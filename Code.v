==> flow/design.v <==
`timescale 1ns / 1ps
module Code(
    input input_clock,
	 output reg output_clock = 0,
	 output reg output_clock2 = 0,
	 output reg output_clock3 = 0
    );
	 reg [24:0] count = 0;
	 reg [24:0] count2 = 0;
	 reg [24:0] count3 = 0;
	 always@(posedge input_clock)
	 begin
		if(count > 8333333)
		begin
			output_clock <= ~output_clock;
			count<=0;
		end
		else
		begin
			count <= count + 1;
		end
		if(count2 > 16666666)
		begin
			output_clock2 <= ~output_clock2;
			count2<=0;
		end
		else
		begin
			count2 <= count2 + 1;
		end
		if(count3 > 33333332)
		begin
			output_clock3 <= ~output_clock3;
			count3<=0;
		end
		else
		begin
			count3 <= count3 + 1;
		end
	end
endmodule
# == Reports on Code ==
# The steps from the RTL of Code to its reports follow in flow order.
# Line numbers count from 1 in the design file above.
# Cell names lack the library's common part.
# A cell with n/a has no value.
# design
top,Code
clock,input_clock
library,sky130hd
corner,tt_025C_1v80

# == Word level ==
# Yosys after proc, flatten, opt, wreduce and memory -nomap, before mapping. Enables and synchronous resets that opt folds into registers are not counted as muxes. Memory bits, and registers merged into a memory's read port (data or address), are not among the register bits. Print and check cells are not counted. Equal cells are merged and count once.
# bits
output_inout_bits,3
input_bits,1
clocked_rd_ports_x_width,0
regBits,78
memories,0
mem_bits_rw,0
latchBits,0
romBits,0
# op_classes
n_shift,0
eq_ne,0
mul,0
n_div,0
addsub,3
compare,3
bitwise,3
n_reduce_logical,0
n_mux,0
# ops
op,count
adder 25 x 1 -> 25 bit (second input constant),3
greater-than comparator 25 x 23 -> 1 bit (second input constant),1
greater-than comparator 25 x 24 -> 1 bit (second input constant),1
greater-than comparator 25 bit (second input constant),1
NOT 1 bit,3

# == Logic depth ==
# Depth = most cells in a row (Yosys ltp): at word level without a register or memory, in the mapped netlist without a sequential cell, where the memories' decode and read muxes count.
# depth
word_depth,1
ABC_AREA,0
depth_mapped,8
ltp_nobuf,7

# == After synthesis ==
# Yosys stat after the flow's synthesis: flattened, memories mapped to cells. It holds for the ABC_AREA given above (unset counts as 0); a run with the other value may have another netlist.
# types
cell,count,area_total_um2
dfxtp_1,75,1501.44
nor2_1,89,334.07
xor2_1,32,280.269
xnor2_1,31,271.51
nand3_1,26,130.125
nand4_1,17,106.352
edfxtp_1,3,90.086
nand2_1,23,86.333
ha_1,6,75.072
nor4_1,9,56.304
and3_1,8,50.048
nor3_1,10,50.048
inv_1,12,45.043
o21a_1,5,37.536
and4_1,4,35.034
clkbuf_1,8,30.029
a211oi_1,3,22.522
buf_6,2,22.522
# Other cell types: 24; their cells: 36.
# synth_totals
buf_cells,12
mapped_area_um2,3477.1
ffs,78
seq_area_um2,1591.5
cell_count,399

# == Path before layout ==
# OpenSTA on the mapped netlist: ideal clock, no wires. The path of least setup slack (recovery checks aside). Input and output delay are each 20% of the period. Register names are those of the netlist, which keeps one name where synthesis merged equal registers.
# synth_path
path_kind,reg2reg
startpoint,register count[12]
endpoint,register output_clock
setup_ns,0.295
setup_slack_ns,0.364
n_path_buf,1
period_ns,2.37
launch_ns,0.000
driving_pins,6
path_delay_ns,2.007
t_arrival_ns,1.712
synth_period_reached_ns,2.006
# "path_delay_ns" = arrival - input delay + setup time.
# "driving_pins" counts driving pins, that of a launching flip-flop among them; a cell with two outputs on the path counts twice.
# "synth_period_reached_ns" is the clock period less the worst setup slack; recovery checks do not enter. This is arithmetic on one report: input and output delays are still those of the set period (20% each).
# Between the ends stands the longest chain of elaborated cells between them, by number of cells; it is not shown to be the way that was timed. Of several equally long chains one is given.
# Each line given opens the expression or statement behind the cell; cells for indexed reads and writes are added by Yosys, which also makes memories of some case tables.
# synth_between
path_cell_list,dfxtp_1 or4b_1 o41ai_1 a21oi_1 nor3_2 buf_6
elab_chain_len,1
# synth_lines
item,line,text
from (decl),8,reg [24:0] count = 0;
from (assign),16,count<=0;
from (assign),20,count <= count + 1;
greater-than comparator 25 x 23 -> 1 bit,13,if(count > 8333333)
to (assign),15,output_clock <= ~output_clock;
to (decl),4,"output reg output_clock = 0,"

# == Path in the finished layout ==
# Path of least setup slack in the final report of job 1 (OpenROAD, finished layout, wires in). Where an end is a register, its clock arrival counts in the times.
# layout_path
path_kind,reg2reg
startpoint,register count[12]
endpoint,register count[9]
n_path_buf,1
t_arrival_ns,2.18
setup_ns,0.06
launch_ns,0.34
period_ns,1.57
setup_slack_ns,-0.33
driving_pins,7
# Between the ends stands the longest chain of elaborated cells between them, by number of cells; it is not shown to be the way that was timed. Of several equally long chains one is given.
# layout_between
path_cell_list,dfxtp_2 or4b_4 or4_4 nor3_4 nor3_4 buf_12 nor2_2
elab_chain_len,1
# layout_lines
item,line,text
from (decl),8,reg [24:0] count = 0;
from (assign),16,count<=0;
from (assign),20,count <= count + 1;
greater-than comparator 25 x 23 -> 1 bit,13,if(count > 8333333)
to (assign),16,
to (assign),20,
to (decl),8,

# Measured results for Code: 2 stored runs of the Yosys and OpenROAD flow on sky130hd. The settings differ; the order carries no meaning. The constraints put input and output delay at 20% of the set period each and load the outputs with 0.01 pF.
# By "worst_path_allowed_less_slack_ns" is meant the share of the clock period that the worst setup path is allowed (20% is reserved at inputs, 20% at outputs), minus its slack. Clock arrival times at its registers enter into it.
# Among the settings, . means not set for that run.
setting or result,job 1,job 2
period_ns,1.57,1.14
CAP_MARGIN,20,5
CORE_MARGIN,2,2
CORE_UTILIZATION,40,26
SLEW_MARGIN,20,0
PLACE_DENSITY_LB_ADDON,.,0.29
CORE_ASPECT_RATIO,.,1.13
GPL_ROUTABILITY_DRIVEN,.,0
CTS_CLUSTER_SIZE,.,97
CTS_CLUSTER_DIAMETER,.,108
MAX_ROUTING_LAYER,.,met4
finish.utilization_frac,0.59,0.408
synth_chip_area_um2,3477.1,3477.1
worst_path_allowed_less_slack_ns,1.90,1.88
critical_path_kind,reg2reg,reg2reg
fin_tns_ns,-9.490,-41.550
design_die_area_um2,9454.6,14316.4
final_setup_ws_ns,-0.327,-0.739
